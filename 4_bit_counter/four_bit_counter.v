==> flow/design.v <==
`timescale 1ns / 1ps
module four_bit_counter(
        input clk, reset, input increment, input decrement, output reg [3:0] count
    );
    reg enable;
    reg [3:0] mux_out;
    wire incr_out;
    wire decr_out;
    debounce incr_db(
        .clk(clk),
        .reset(reset),
        .in(increment),
        .out(incr_out)
      );
     debounce decr_db(
            .clk(clk),
            .reset(reset),
            .in(decrement),
            .out(decr_out)
     );
    always@(*)
        enable = incr_out | decr_out;
    always@(*)
    begin
        case(incr_out)
        1'b1: mux_out = count + 1;
        1'b0: mux_out = count - 1;
        endcase
     end
     always@(posedge clk)
        if(reset)
            count <= #1 0;
        else if(enable)
            count <= #1 mux_out;
 endmodule
 module debounce(
               input clk,
               input reset,
               input in,
               output out
);
parameter MAX_VALUE = 100000000;
reg count_en , clr;
reg [31:0] count;
always@(posedge clk)
    if(reset || clr)
        count_en <= 0;
    else if(in)
        count_en <= 1;
 always@(posedge clk)
     if(reset || clr)
        count <= 0;
    else if(in)
        count <= count + 1;
 always@* clr = count == MAX_VALUE;
 assign out = clr;
 endmodule
== Tool chain data of four_bit_counter ==
Tool output for the design above, in the order of the flow.
Line numbers count from 1 in the design file above.
Library cell names are shortened.
The mark -- stands for no value.
Set-up
  top: four_bit_counter
  clock port: clk
  library: sky130hd
  corner: tt_025C_1v80

== After elaboration ==
Source: Yosys, flattened and elaborated, memories not mapped. Widths are those after wreduce. Registers that Yosys merges into a memory's read port (data or address) are not register bits. Print and check cells do not count. Equal cells are merged and count once.
Cells by class
  bitwise gates (word level): 2
  equal/unequal tests: 2
  reduce/logical cells: 2
  add/sub/neg operators: 4
  mux-type cells: 1
Operator list (count)
  32-bit by 1-bit adder with 32-bit output (second input constant): 2
  32-bit by 27-bit == test with 1-bit output (second input constant): 2
  4-bit parallel mux with 2-bit select: 1
  4-bit by 1-bit adder with 4-bit output (second input constant): 1
  4-bit by 1-bit subtractor with 4-bit output (second input constant): 1
  1-bit logical OR: 2
  1-bit OR: 1
  1-bit inverter: 1
Word-level totals
  register bits: 68
  output and inout bits: 4

== Depth ==
Yosys ltp: most cells in a row. Word level: on the elaborated netlist, between registers, memories and ports. Mapped: between sequential cells and ports; inverters and the memories' decode and read muxes count.
Logic depth
  depth after elaboration: 3
  ABC_AREA: 0
  depth in mapped cells: 11
  gate-level depth less buffers: 11

== Mapped cells and area ==
Source: synth_stat.txt of the flow (Yosys; design flattened, memories mapped). It holds for the ABC_AREA given above (unset counts as 0); a run with the other value may have another netlist.
The area totals of this step are shown rounded.
Synthesis totals
  mapped area: 3571 µm²
  buffers: 18
  mapped flip-flops: 68
  sequential area: 1361 µm²
  cell count: 411
Cells by type (count)
  dfxtp_1: 68
  xnor2_1: 31
  nor2_1: 66
  xor2_1: 21
  nand4_1: 23
  nor4_1: 21
  and4_1: 13
  nor4b_1: 12
  nand3_1: 19
  nand2_1: 25
  ha_1: 6
  or3_1: 10
  inv_1: 15
  nor3_1: 10
  a21oi_1: 9
  nor4_4: 2
  mux2i_1: 4
  o21ai_0: 8
Other cell types: 27; their cells: 48.
The figures by module come from a second, unflattened synthesis with its own total; it is not the netlist above.
Unflattened totals
  cells (unflattened synthesis): 409
  area (unflattened synthesis): 3448 µm²
Each row is one instance without its submodules.
Modules
  debounce: area 1599 µm², cells 190, times used 2
  four_bit_counter: area 250.2 µm², cells 29, times used 1

== Worst setup path after synthesis ==
OpenSTA on the mapped netlist: ideal clock, no wires. The path of least setup slack (recovery checks aside). Input and output delay are each 20% of the period. Register names are those of the netlist, which keeps one name where synthesis merged equal registers.
Timing after synthesis
  path type: register to register
  start point: register incr_db.count[0]
  end point: register count[3]
  setup time: 122 ps
  setup slack: 149 ps
  stages: 12
  arrival: 2499 ps
  time at the first pin: 0 ps
  period: 2770 ps
  path delay: 2621 ps
  path buffers: 0
  period reached after synthesis: 2621 ps
"path delay" is the arrival time less input delay plus setup time.
"stages" counts driving pins, that of a launching flip-flop among them; a cell with two outputs on the path counts twice.
"period reached after synthesis" = period - worst setup slack (recovery checks aside). The figure is calculated, with input and output delays left at 20% of the set period.
Between the ends stands the longest chain of elaborated cells between them, by number of cells; it is not shown to be the way that was timed. Of several equally long chains one is given.
A line is the first line of the expression or statement that the cell stems from. Yosys adds cells for indexed reads and writes and turns some case tables into memories.
On the way, after synthesis
  cells stage by stage: dfxtp_1 -> inv_1 -> ha_1 -> nor4b_1 -> nand4_1 -> or3_1 -> ha_1 -> a21o_1 -> a21o_1 -> nor3_1 -> nor3b_1 -> a311o_1
  length of the longest elaborated chain: 3
  elaborated cells between the ends (all ways): 4
  RTL lines with such cells: 3
RTL lines, path after synthesis
  from (decl): line 44  | reg [31:0] count;
  from (assign): line 52  | count <= 0;
  from (assign): line 54  | count <= count + 1;
  32-bit by 27-bit == test with 1-bit output: line 55  | always@* clr = count == MAX_VALUE;
  1-bit inverter: line 25  | case(incr_out)
  4-bit parallel mux with 2-bit select: line 25
  to (assign): line 32  | count <= #1 0;
  to (assign): line 34  | count <= #1 mux_out;
  to (decl): line 3  | input clk, reset, input increment, input decrement, output reg [3:0] count

== Worst path after layout ==
Path of least setup slack in the final report of run 1 (OpenROAD, finished layout, wires in). Where an end is a register, its clock arrival counts in the times.
The path's times are printed in steps of 10 ps; the period is the one set.
Timing post-layout
  path type: register to register
  start point: register incr_db.count[0]
  end point: register count[3]
  stages: 12
  period: 4590 ps
  path buffers: 0
  arrival: 3220 ps
  setup time: 110 ps
  time at the first pin: 320 ps
  setup slack: 1580 ps
Between the ends stands the longest chain of elaborated cells between them, by number of cells; it is not shown to be the way that was timed. Of several equally long chains one is given.
On the way, post-layout
  cells stage by stage: dfxtp_1 -> inv_1 -> ha_1 -> nor4b_1 -> nand4_1 -> or3_1 -> ha_1 -> a21o_1 -> a21o_1 -> nor3_1 -> nor3b_1 -> a311o_1
  length of the longest elaborated chain: 3
  elaborated cells between the ends (all ways): 4
  RTL lines with such cells: 3
RTL lines, path post-layout
  from (decl): line 44  | reg [31:0] count;
  from (assign): line 52  | count <= 0;
  from (assign): line 54  | count <= count + 1;
  32-bit by 27-bit == test with 1-bit output: line 55  | always@* clr = count == MAX_VALUE;
  1-bit inverter: line 25  | case(incr_out)
  4-bit parallel mux with 2-bit select: line 25
  to (assign): line 32  | count <= #1 0;
  to (assign): line 34  | count <= #1 mux_out;
  to (decl): line 3  | input clk, reset, input increment, input decrement, output reg [3:0] count

--- measured runs ---
Settings and measured results of 2 stored flow runs for module four_bit_counter (sky130hd), not sorted in any way. The constraints put input and output delay at 20% of the set period each and load the outputs with 0.01 pF.
"achieved clock period" means the clock period less the worst setup slack. The figure is calculated, with input and output delays left at 20% of the set period.
By "worst setup path time" is meant the share of the clock period that the worst setup path is allowed (20% is reserved at inputs, 20% at outputs), minus its slack. Clock arrival times at its registers enter into it.
"power" is the tool's figure for a default switching activity; nothing was simulated.
"worst setup path time" is given in steps of 10 ps.
The measured numbers are rounded.
[run 1] settings: period_ns=4.59, CAP_MARGIN=20, CORE_MARGIN=2, CORE_UTILIZATION=40, SLEW_MARGIN=20
[run 1] result: chip area after synthesis (Yosys) 3571 µm², die area 9699 µm², standard-cell area of the final layout 3834 µm², utilization 44.2 %, worst setup slack after layout 1579 ps, total negative slack 0 ps, worst hold slack 486 ps, power 1046 uW, achieved clock period 3011 ps, worst setup path time 3010 ps, worst setup path kind register to register
[run 2] settings: period_ns=2.35, CORE_UTILIZATION=36, SETUP_SLACK_MARGIN=0.13, PLACE_DENSITY_LB_ADDON=0.15, GPL_TIMING_DRIVEN=0, CTS_CLUSTER_DIAMETER=303, CAP_MARGIN=10, CORE_MARGIN=2, SLEW_MARGIN=20
[run 2] result: chip area after synthesis (Yosys) 3571 µm², die area 10730 µm², standard-cell area of the final layout 4267 µm², utilization 44.1 %, worst setup slack after layout -85 ps, total negative slack -85 ps, worst hold slack 436 ps, power 2364 uW, achieved clock period 2435 ps, worst setup path time 2440 ps, worst setup path kind register to register
--- end ---
