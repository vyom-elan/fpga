==> flow/design.v <==
`timescale 1ns / 1ps
module eight_bit_counter(
        input clk, reset, output [7:0] count
    );
    reg [7:0] counter_up;
    reg [30:0] clk_counter;
    always@(posedge clk)
    begin
            if(clk_counter == 50000000)
            clk_counter <=0;
         else
            clk_counter <= clk_counter +1'b1;
     end
    always@(posedge clk)
        begin
            if(reset)
            counter_up <= 8'b0;
                else if(clk_counter == 50000000)
            counter_up <= counter_up +1;
        end
        assign count = counter_up;
endmodule
# --- Tool chain data of eight_bit_counter ---
# Tool output for the design above, in the order of the flow.
# Line numbers count from 1 in the design file above.
# Operators carry their Yosys type and port widths (W data, S select, Z words).
# Cell names lack the library's common part.
setup:
  top: "eight_bit_counter"
  clk_port: "clk"
  cell_library: "sky130hd"
  lib_corner: "tt_025C_1v80"

# --- After elaboration ---
# Counts by Yosys on the flattened word-level netlist (proc, flatten, opt, wreduce; memories kept). Register bits leave out memories and registers merged into their read ports (data or address); mux counts leave out enables and synchronous resets folded into registers. Print and check cells are left out. Cells with the same type and inputs are merged into one.
word_totals:
  register_bits: 39
  wordCells: 5
classes:
  n_addsub: 2
  n_eq: 1
ops:
  columns: ["cell", "count"]
  rows:
  - ["$add A31 B1 Y31 const B", 1]
  - ["$eq A31 B26 Y1 const B", 1]
  - ["$add A8 B1 Y8 const B", 1]

# --- Logic depth ---
# Longest topological path by Yosys (ltp), each cell counted once; first at word level (registers and memories cut), then after technology mapping (sequential cells cut; the memories' decode and read muxes count).
depth:
  ltp_word: 1
  ABC_AREA: 0
  ltp_mapped: 7
  ltp_nobuf: 6

# --- After synthesis ---
# The flow's flattened synthesis, as Yosys stat reports it; memories are mapped. The netlist is that of the ABC_AREA named above (0 if unset); the other value can give another one.
synth_totals:
  mapped_cells: 216
  mapped_area_um2: 1908.1
  seqArea_um2: 780.7
  ffs: 39
  n_buf: 10
types:
  columns: ["cell_type", "count"]
  rows:
  - ["dfxtp_1", 39]
  - ["xnor2_1", 15]
  - ["nand3_1", 18]
  - ["nor2_1", 19]
  - ["nand4_1", 11]
  - ["mux2_2", 6]
  - ["xor2_1", 6]
  - ["a21oi_1", 9]
  - ["nand2_1", 12]
  - ["nor2b_1", 7]
  - ["nor4_1", 7]
  - ["nor4b_1", 5]
  - ["ha_1", 3]
  - ["or3_1", 6]
  - ["or4_1", 5]
  - ["and4_1", 4]
  - ["nor3_1", 7]
  - ["o31ai_1", 4]
# Not listed: further types 15, cells in them 33.

# --- Timing after synthesis ---
# Source: OpenSTA report_checks on the synthesized netlist (no wires, ideal clock, input and output delay 20% of the period each), path of least setup slack; recovery checks are left aside. Register names are those of the netlist, which keeps one name where synthesis merged equal registers.
synth_timing:
  path_type: "register to register"
  start: "register clk_counter[0]"
  end: "register clk_counter[22]"
  tclk_ns: 2.31
  setup_ns: 0.071
  arrival_ns: 1.914
  required_time_ns: 2.239
  path_slack_ns: 0.326
  delay_ns: 1.985
  stages: 6
  n_path_buf: 0
  period_less_setup_slack_ns: 1.984
# "delay_ns" is the arrival time less input delay plus setup time.
# "stages": output pins that drive a net of the path, with the launching flip-flop's if there is one; two outputs of one cell count as two.
# "period_less_setup_slack_ns" = period - worst setup slack (recovery checks aside). The figure is calculated, with input and output delays left at 20% of the set period.
# The rows between start and end are the longest chain of elaborated cells between them; the timing report does not say that the signal goes this way. Where chains are equally long, one stands for them.
# A line is the first line of the expression or statement that the cell stems from. Yosys adds cells for indexed reads and writes and turns some case tables into memories.
synth_between:
  path_cell_list: "dfxtp_1 > ha_1 > nand4_1 > or4_4 > or4_1 > a21oi_1"
  elab_chain_len: 1
  cells_between: 2
  cone_classes: "add/sub (1); eq/ne (1)"
synth_rtl:
  columns: ["element", "line", "source"]
  rows:
  - ["start: declaration", 6, "reg [30:0] clk_counter;"]
  - ["start: assignment", 10, "clk_counter <=0;"]
  - ["start: assignment", 12, "clk_counter <= clk_counter +1'b1;"]
  - ["$add A31 B1 Y31", 12, null]
  - ["end: assignment", 10, null]
  - ["end: assignment", 12, null]
  - ["end: declaration", 6, null]

# --- Timing after layout ---
# From the final timing report of job 1: the path of least setup slack in the routed layout; clock arrival at registers is part of the times.
layout_timing:
  path_type: "register to register"
  start: "register clk_counter[6]"
  end: "register clk_counter[22]"
  tclk_ns: 1.75
  setup_ns: 0.06
  arrival_ns: 2.10
  required_time_ns: 1.99
  path_slack_ns: -0.12
  stages: 5
  n_path_buf: 0
# The rows between start and end are the longest chain of elaborated cells between them; the timing report does not say that the signal goes this way. Where chains are equally long, one stands for them.
layout_between:
  path_cell_list: "dfxtp_4 > nand4_4 > or4_4 > or4_1 > a21oi_1"
  elab_chain_len: 1
  cells_between: 2
  cone_classes: "add/sub (1); eq/ne (1)"
layout_rtl:
  columns: ["element", "line", "source"]
  rows:
  - ["start: declaration", 6, "reg [30:0] clk_counter;"]
  - ["start: assignment", 10, "clk_counter <=0;"]
  - ["start: assignment", 12, "clk_counter <= clk_counter +1'b1;"]
  - ["$add A31 B1 Y31", 12, null]
  - ["end: assignment", 10, null]
  - ["end: assignment", 12, null]
  - ["end: declaration", 6, null]

# Measured data: module eight_bit_counter, platform sky130hd, 2 stored runs of the flow under differing settings, order arbitrary. Input and output delays are each 20% of the period that was set; the output load is 0.01 pF.
# "clock_period_reached_ns": clock period set for the run, less the worst setup slack. It is reckoned from that one timing run; input and output delays stay at 20% of the period that was set.
# "critical_path_time_ns": the worst setup path's part of the clock period (all of it between registers, 20% less for each end at a port) less its slack. A launch clock that arrives late makes it longer, a capture clock that arrives late makes it shorter.
# "power_mw" rests on the timing tool's default activity at the inputs, not on a simulated workload.
runs:
  - name: "job 1"
    settings:
      period_ns: 1.75
      CORE_UTILIZATION: 30
      SETUP_SLACK_MARGIN: -0.08
      PLACE_DENSITY_LB_ADDON: 0.0
      CORE_MARGIN: 6
      CTS_CLUSTER_SIZE: 54
      CAP_MARGIN: 5
      SLEW_MARGIN: 20
      MIN_ROUTING_LAYER: "met1"
      MAX_ROUTING_LAYER: "met5"
    results:
      power_mw: 1.702
      critical_path_time_ns: 1.87
      path_kind: "register to register"
      synth_chip_area_um2: 1908.1
      setup_ws_ns: -0.117
      clock_period_reached_ns: 1.867
      die_um2: 8418.1
      cell_area_final_um2: 2787.7
  - name: "job 2"
    settings:
      period_ns: 2.35
      CORE_UTILIZATION: 32
      CAP_MARGIN: 20
      CORE_MARGIN: 2
      SLEW_MARGIN: 20
    results:
      synth_chip_area_um2: 1908.1
      setup_ws_ns: 0.213
      cell_area_final_um2: 2189.6
      die_um2: 6596.7
      power_mw: 1.138
      critical_path_time_ns: 2.14
      path_kind: "register to register"
      clock_period_reached_ns: 2.137
